==> flow/design.v <==
module power_of_2_calculator (
    input  logic clk,
    input  logic clr,
    input  logic [3:0] pow,
    output logic [12:0] result
);
    typedef enum logic [1:0] {
        S_IDLE,  
        S_COMPUTE,
        S_HOLD
    } state_t;
    state_t state, next_state;
    always_ff @(posedge clk) begin
        if (clr) begin
            state <= S_IDLE;
        end else begin
            state <= next_state;
        end
    end
    always_comb begin
        case (state)
            S_IDLE: begin
                next_state = S_COMPUTE;
            end
            S_COMPUTE: begin
                next_state = S_HOLD;
            end
            S_HOLD: begin
                next_state = S_HOLD;
            end
            default: begin
                next_state = S_HOLD;
            end
        endcase
    end
    always_ff @(posedge clk) begin
        if (clr) begin
            result <= 1;
        end else begin
            if (state == S_COMPUTE) begin
                if (pow <= 12) begin
                    result <= (1 << pow);
                end
            end
        end
    end
endmodule
* Tool chain data of power_of_2_calculator *
Tool output for the design above, in the order of the flow.
Line numbers count from 1 in the design file above.
A cell with -- has no value.

design
  design top = power_of_2_calculator
  clock input = clk
  library = sky130hd
  library corner = tt_025C_1v80

* After elaboration *
Yosys after proc, flatten, opt, wreduce and memory -nomap, before mapping. Enables and synchronous resets that opt folds into registers are not counted as muxes. Memory bits, and registers merged into a memory's read port (data or address), are not among the register bits. Print and check cells are not counted. Equal cells are merged and count once.

operators by class
  $add $sub $neg = 0
  reduce/logical cells = 2
  multiplexer cells = 1
  divide/modulo/power cells = 0
  magnitude comparators = 1
  equality and inequality tests = 1
  shift-type cells = 1
  multiply operators = 0
  bitwise gates (word level) = 0

operators with widths
  cell                                                                 number
  2-bit by 4-bit left shift with 13-bit output (first input constant)  1
  4-bit <= comparator (second input constant)                          1
  2-bit by 1-bit == test with 1-bit output (second input constant)     1
  2-bit zero test                                                      1
  2-bit AND reduction                                                  1
  2-bit 2-to-1 mux                                                     1

word-level totals
  latch bits = 0
  clocked read ports x word width = 0
  memory cells = 0
  bits in registers = 15
  bits in writable memories = 0
  memory bits (read-only) = 0

* Depth *
Depth = most cells in a row (Yosys ltp): at word level without a register or memory, in the mapped netlist without a sequential cell, where the memories' decode and read muxes count.

logic depth
  word-level depth = 2
  ABC_AREA = 0
  depth in mapped cells = 4
  gate-level depth less buffers = 3

* Netlist *
Yosys stat after the flow's synthesis: flattened, memories mapped to cells. It holds for the ABC_AREA given above (unset counts as 0); a run with the other value may have another netlist.

mapped netlist
  mapped flip-flops = 15
  mapped cells = 62
  buffers = 1
  mapped area = 619.3 sq um

cells by type
  cell                       number
  sky130_fd_sc_hd__dfxtp_1   15
  sky130_fd_sc_hd__o211ai_1  6
  sky130_fd_sc_hd__nor3b_2   3
  sky130_fd_sc_hd__o21ai_0   6
  sky130_fd_sc_hd__nand2_1   6
  sky130_fd_sc_hd__o211ai_4  1
  sky130_fd_sc_hd__a32o_1    2
  sky130_fd_sc_hd__nand4_1   2
  sky130_fd_sc_hd__nor2b_1   2
  sky130_fd_sc_hd__nand2_4   1
  sky130_fd_sc_hd__a21oi_1   2
  sky130_fd_sc_hd__a221o_1   1
  sky130_fd_sc_hd__nand3_1   2
  sky130_fd_sc_hd__o211a_1   1
  sky130_fd_sc_hd__o21ai_1   2
  sky130_fd_sc_hd__a211oi_1  1
  sky130_fd_sc_hd__a21boi_0  1
  sky130_fd_sc_hd__and2b_1   1

Other cell types: 5; their cells: 7.

* Timing after synthesis *
Path of least setup slack by OpenSTA after synthesis, without wires, with an ideal clock, recovery checks aside; 20% of the period is set as input and as output delay. Where synthesis merged equal registers, the netlist keeps one of their names.

path post-synthesis
  path type = register -> register
  from = reg state
  to = reg result[3]
  stages on the path = 4
  library setup time = 0.058 ns
  arrival = 1.000 ns
  period = 1.28 ns
  required time = 1.222 ns
  time at the first pin = 0.000 ns
  slack = 0.222 ns
  path delay = 1.058 ns
  synthesis period reached = 1.058 ns

"path delay" = arrival - input delay + setup time.
"stages on the path" counts driving pins, that of a launching flip-flop among them; a cell with two outputs on the path counts twice.
"synthesis period reached" is the clock period less the worst setup slack; recovery checks do not enter. This is arithmetic on one report: input and output delays are still those of the set period (20% each).
An end named without its bit number is one bit of that signal or, where synthesis recoded a state register, one of its new flip-flops.
The rows between start and end are the longest chain of elaborated cells between them; the timing report does not say that the signal goes this way. Where chains are equally long, one stands for them.
A line is the first line of the expression or statement that the cell stems from. Yosys adds cells for indexed reads and writes and turns some case tables into memories.

on the way, post-synthesis
  cell sequence = sky130_fd_sc_hd__dfxtp_1 sky130_fd_sc_hd__clkinv_1 sky130_fd_sc_hd__nor4_1 sky130_fd_sc_hd__o21a_1
  length of the longest elaborated chain = 2

RTL lines, path post-synthesis
  element                                   line  source
  from (decl)                               12    state_t state, next_state;
  from (assign)                             15    state <= S_IDLE;
  from (assign)                             17    state <= next_state;
  2-bit by 1-bit == test with 1-bit output  40    if (state == S_COMPUTE) begin
  2-bit AND reduction                       --
  to (assign)                               38    result <= 1;
  to (assign)                               42    result <= (1 << pow);
  to (decl)                                 5     output logic [12:0] result

* Worst path after layout *
Path of least setup slack in the final report of stored run 1 (OpenROAD, finished layout, wires in). Where an end is a register, its clock arrival counts in the times.

path post-layout
  path type = register -> register
  from = reg state
  to = reg result[4]
  arrival = 1.16 ns
  period = 0.862 ns
  library setup time = 0.10 ns
  time at the first pin = 0.28 ns
  required time = 1.04 ns
  stages on the path = 4
  slack = -0.12 ns

An end named without its bit number is one bit of that signal or, where synthesis recoded a state register, one of its new flip-flops.
The rows between start and end are the longest chain of elaborated cells between them; the timing report does not say that the signal goes this way. Where chains are equally long, one stands for them.

on the way, post-layout
  cell sequence = sky130_fd_sc_hd__dfxtp_4 sky130_fd_sc_hd__nor3b_4 sky130_fd_sc_hd__buf_4 sky130_fd_sc_hd__a32o_1
  length of the longest elaborated chain = 2

RTL lines, path post-layout
  element                                   line  source
  from (decl)                               12    state_t state, next_state;
  from (assign)                             15    state <= S_IDLE;
  from (assign)                             17    state <= next_state;
  2-bit by 1-bit == test with 1-bit output  40    if (state == S_COMPUTE) begin
  2-bit AND reduction                       --
  to (assign)                               38    result <= 1;
  to (assign)                               42    result <= (1 << pow);
  to (decl)                                 5     output logic [12:0] result

FLOW RESULTS
============

Measured data: module power_of_2_calculator, platform sky130hd, 2 stored runs of the flow under differing settings, order arbitrary. Input and output delays are each 20% of the period that was set; the output load is 0.01 pF.
By "worst setup path time (ns)" is meant the share of the clock period that the worst setup path is allowed (20% is reserved at inputs, 20% at outputs), minus its slack. Clock arrival times at its registers enter into it.
"finish__power__total": no workload was simulated; the value follows from the tool's default switching activity.

settings of stored run 1
{
  "period_ns": 0.862,
  "CORE_UTILIZATION": 20,
  "PLACE_DENSITY_LB_ADDON": 0.22,
  "HOLD_SLACK_MARGIN": 0.09,
  "CORE_ASPECT_RATIO": 0.9,
  "CELL_PAD_IN_SITES_GLOBAL_PLACEMENT": 1,
  "ABC_AREA": 0,
  "GPL_TIMING_DRIVEN": 1,
  "CTS_CLUSTER_SIZE": 39,
  "CTS_CLUSTER_DIAMETER": 97,
  "CAP_MARGIN": 20,
  "CORE_MARGIN": 2,
  "SLEW_MARGIN": 20
}
report of stored run 1
yosys chip area after synthesis (um^2): 619.3
finish__design__die__area: 3558.5
finish__design__instance__area__stdcell: 1071.0
finish__design__instance__utilization: 0.3576
finish__timing__setup__ws: -0.124
finish__timing__setup__tns: -1.493
finish__timing__hold__ws: 0.331
finish__power__total: 1.334e-03
worst setup path time (ns): 0.99
worst setup path kind: register -> register

settings of stored run 2
{
  "period_ns": 1.21,
  "CORE_UTILIZATION": 45,
  "CORE_ASPECT_RATIO": 1.27,
  "CELL_PAD_IN_SITES_GLOBAL_PLACEMENT": 0,
  "CELL_PAD_IN_SITES_DETAIL_PLACEMENT": 2,
  "TNS_END_PERCENT": 80,
  "ABC_AREA": 1,
  "GPL_TIMING_DRIVEN": 0,
  "MIN_ROUTING_LAYER": "met1",
  "CAP_MARGIN": 20,
  "CORE_MARGIN": 2,
  "SLEW_MARGIN": 20
}
report of stored run 2: did not finish, place, DPL-0033
